==> flow/design.v <==
module irq_gen #(
    parameter STATUS_W = 32 ,
    parameter INIT_VALUE = 1'b0
    )
    (
    input clk_i ,
    input srst_i ,
    input [1:0] irq_mode_i ,
    input [15:0] length_i ,
    input [STATUS_W - 1:0] mask_i ,
    input clear_irq_i ,
    input [STATUS_W - 1:0] status_i ,
    output logic irq_o
);
    typedef enum logic [1:0] { FIXED_P = 0 ,STROBE_N = 1,FIXED_N = 2,STROBE_P = 3 } irq_mode_t;
    irq_mode_t irq_mode ;
    assign irq_mode = irq_mode_t'(irq_mode_i) ;
    logic [15:0] counter_irq ;
    always_ff @( posedge clk_i ) begin : proc_external_done_irq
        if ( srst_i ) begin
            counter_irq <= '0;
            irq_o <= INIT_VALUE;
        end if( clear_irq_i ) begin
            case ( irq_mode )
                FIXED_N : irq_o  <= 1'b1;
                FIXED_P : irq_o  <= 1'b0;
                STROBE_N : irq_o <= 1'b1;
                STROBE_P : irq_o <= 1'b0;
                default : irq_o  <= 1'b0;
            endcase
        end else begin
            case ( irq_mode )
                FIXED_N : begin
                    if( |( status_i & mask_i ) )
                        irq_o <= 1'b0;
                    else if ( clear_irq_i )
                        irq_o <= 1'b1;
                end
                FIXED_P : begin
                    if( |( status_i & mask_i )  )
                        irq_o <= 1'b1;
                    else if ( clear_irq_i )
                        irq_o <= 1'b0;
                end
                STROBE_N : begin
                    if( |( status_i & mask_i )  ) begin
                        irq_o <= 1'b0;
                        counter_irq  <= length_i;
                    end else begin
                        irq_o <= counter_irq > 0 ? 1'b0 : 1'b1;
                        if ( counter_irq > 0 ) begin
                            counter_irq <= counter_irq - 1'b1;
                        end
                    end
                end
                STROBE_P : begin
                    if( |( status_i & mask_i )  ) begin
                        irq_o <= 1'b1;
                        counter_irq  <= length_i;
                    end else begin
                        irq_o <= counter_irq > 0 ? 1'b1 : 1'b0;
                        if ( counter_irq > 0 ) begin
                            counter_irq <= counter_irq - 1'b1;
                        end
                    end
                end
                default : irq_o <= 1'b1;
            endcase
        end
    end
endmodule
# From RTL to reports: irq_gen
# What the tools print for irq_gen, step after step.
# Line numbers count from 1 in the design file above.
# The mark -- stands for no value.
[inputs]
design = "irq_gen"
clk_port = "clk_i"
cell_library = "sky130hd"
corner = "tt_025C_1v80"

# Word level
# Counts by Yosys on the flattened word-level netlist (proc, flatten, opt, wreduce; memories kept). Register bits leave out memories and registers merged into their read ports (data or address); mux counts leave out enables and synchronous resets folded into registers. Print and check cells are left out. Cells with the same type and inputs are merged into one.
[op_classes]
n_logic = 1
reduce_logical = 5
add_sub_neg = 1
compare = 1
equal = 3
mux = 15
[ops]
columns = ["operator", "count"]
rows = [
  ["16-bit two-way mux", 5],
  ["32-bit AND", 1],
  ["32-bit OR reduction", 1],
  ["16-bit by 1-bit subtractor with 16-bit output with constant B", 1],
  ["16-bit by 1-bit > comparator with 1-bit output with constant B", 1],
  ["1-bit two-way mux", 8],
  ["2-bit OR reduction", 3],
  ["2-bit == test with constant B", 2],
  ["1-bit parallel mux with 4-bit select", 1],
  ["2-bit by 1-bit == test with 1-bit output with constant B", 1],
  ["2-bit zero test", 1],
  ["1-bit parallel mux with 2-bit select", 1],
]
[word_totals]
reg_bits = 17
elab_cells = 28
out_inout_bits = 1

# Longest topological paths
# Longest topological path by Yosys (ltp), each cell counted once; first at word level (registers and memories cut), then after technology mapping (sequential cells cut; the memories' decode and read muxes count).
[logic_depth]
word_depth = 5
abc_area = 1
depth_mapped = 11
mapped_depth_nobuf = 11

# Mapped cells and area
# The flow's flattened synthesis, as Yosys stat reports it; memories are mapped. The netlist is that of the ABC_AREA named above (0 if unset); the other value can give another one.
[synth_totals]
flip_flops = 17
cells = 272
area_um2 = 1651.6
buf_cells = 4
[by_type]
columns = ["type", "count", "type_area_um2"]
rows = [
  ["sky130_fd_sc_hd__nand2_1", 97, 364.099],
  ["sky130_fd_sc_hd__dfxtp_1", 17, 340.326],
  ["sky130_fd_sc_hd__a21oi_1", 23, 115.11],
  ["sky130_fd_sc_hd__inv_1", 30, 112.608],
  ["sky130_fd_sc_hd__nor2_1", 25, 93.84],
  ["sky130_fd_sc_hd__xor2_1", 9, 78.826],
  ["sky130_fd_sc_hd__ha_1", 5, 62.56],
  ["sky130_fd_sc_hd__o21ai_2", 7, 61.309],
  ["sky130_fd_sc_hd__nor2_4", 5, 56.304],
  ["sky130_fd_sc_hd__o21ai_1", 8, 40.038],
  ["sky130_fd_sc_hd__nand2_2", 6, 37.536],
  ["sky130_fd_sc_hd__nand3_1", 7, 35.034],
  ["sky130_fd_sc_hd__nand2_4", 3, 33.782],
  ["sky130_fd_sc_hd__nor2_2", 5, 31.28],
  ["sky130_fd_sc_hd__xnor2_1", 3, 26.275],
  ["sky130_fd_sc_hd__nand4_1", 4, 25.024],
  ["sky130_fd_sc_hd__a21boi_0", 3, 22.522],
  ["sky130_fd_sc_hd__buf_6", 2, 22.522],
]
# Other cell types: 11; their cells: 13.

# Path before layout
# Source: OpenSTA report_checks on the synthesized netlist (no wires, ideal clock, input and output delay 20% of the period each), path of least setup slack; recovery checks are left aside. Register names are those of the netlist, which keeps one name where synthesis merged equal registers.
[synth_timing]
path_type = "input to register"
start = "input irq_mode_i[1]"
end = "register counter_irq[10]"
period_ns = 2.08
arrival_ns = 1.383
stages = 7
in_delay_ns = 0.416
slack_ns = 0.578
path_delay_ns = 1.086
launch_ns = 0.416
period_less_setup_slack_ns = 1.502
# "path_delay_ns" = arrival - input delay + setup time.
# "stages" counts driving pins, that of a launching flip-flop among them; a cell with two outputs on the path counts twice.
# "period_less_setup_slack_ns" = period - worst setup slack (recovery checks aside). The figure is calculated, with input and output delays left at 20% of the set period.
# Between the ends stands the longest chain of elaborated cells between them, by number of cells; it is not shown to be the way that was timed. Of several equally long chains one is given.
# A line is the first line of the expression or statement that the cell stems from. Yosys adds cells for indexed reads and writes and turns some case tables into memories.
# At most two assigning lines are given for a register; there are more.
[synth_via]
cell_sequence = "sky130_fd_sc_hd__inv_1 > sky130_fd_sc_hd__ha_1 > sky130_fd_sc_hd__o21ai_1 > sky130_fd_sc_hd__inv_1 > sky130_fd_sc_hd__buf_2 > sky130_fd_sc_hd__a21oi_1 > sky130_fd_sc_hd__a21oi_1"
elab_chain_len = 4
cone_cells = 5
classes_between = "eq/ne (2); mux (2); reduce/logical (1)"
[synth_rtl]
columns = ["item", "line", "text"]
rows = [
  ["start: declaration", 8, "input [1:0] irq_mode_i ,"],
  ["2-bit == test", 32, "case ( irq_mode )"],
  ["2-bit OR reduction", "--", ""],
  ["16-bit two-way mux", 32, ""],
  ["16-bit two-way mux", 23, "end if( clear_irq_i ) begin"],
  ["end: assignment", 48, "counter_irq  <= length_i;"],
  ["end: assignment", 52, "counter_irq <= counter_irq - 1'b1;"],
  ["end: declaration", 18, "logic [15:0] counter_irq ;"],
]

# irq_gen: 2 stored runs of the Yosys and OpenROAD flow on sky130hd. The settings differ; the order carries no meaning. The constraints put input and output delay at 20% of the set period each and load the outputs with 0.01 pF.

[[run]]
name = "run 1"
[run.settings]
period_ns = 2.04
CORE_UTILIZATION = 42
PLACE_DENSITY_LB_ADDON = 0.15
CORE_ASPECT_RATIO = 1.97
CORE_MARGIN = 8
CELL_PAD_IN_SITES_GLOBAL_PLACEMENT = 2
ABC_AREA = 1
CAP_MARGIN = 0
SLEW_MARGIN = 15
MIN_ROUTING_LAYER = "met1"
[run.results]
outcome = "did not finish, placement stopped with FLW-0024"

[[run]]
name = "run 2"
[run.settings]
period_ns = 3.13
CORE_UTILIZATION = 65
PLACE_DENSITY_LB_ADDON = 0.29
CORE_MARGIN = 3
CELL_PAD_IN_SITES_GLOBAL_PLACEMENT = 1
TNS_END_PERCENT = 35
ABC_AREA = 1
SLEW_MARGIN = 20
MAX_ROUTING_LAYER = "met4"
CAP_MARGIN = 20
[run.results]
outcome = "did not finish, placement stopped with FLW-0024"
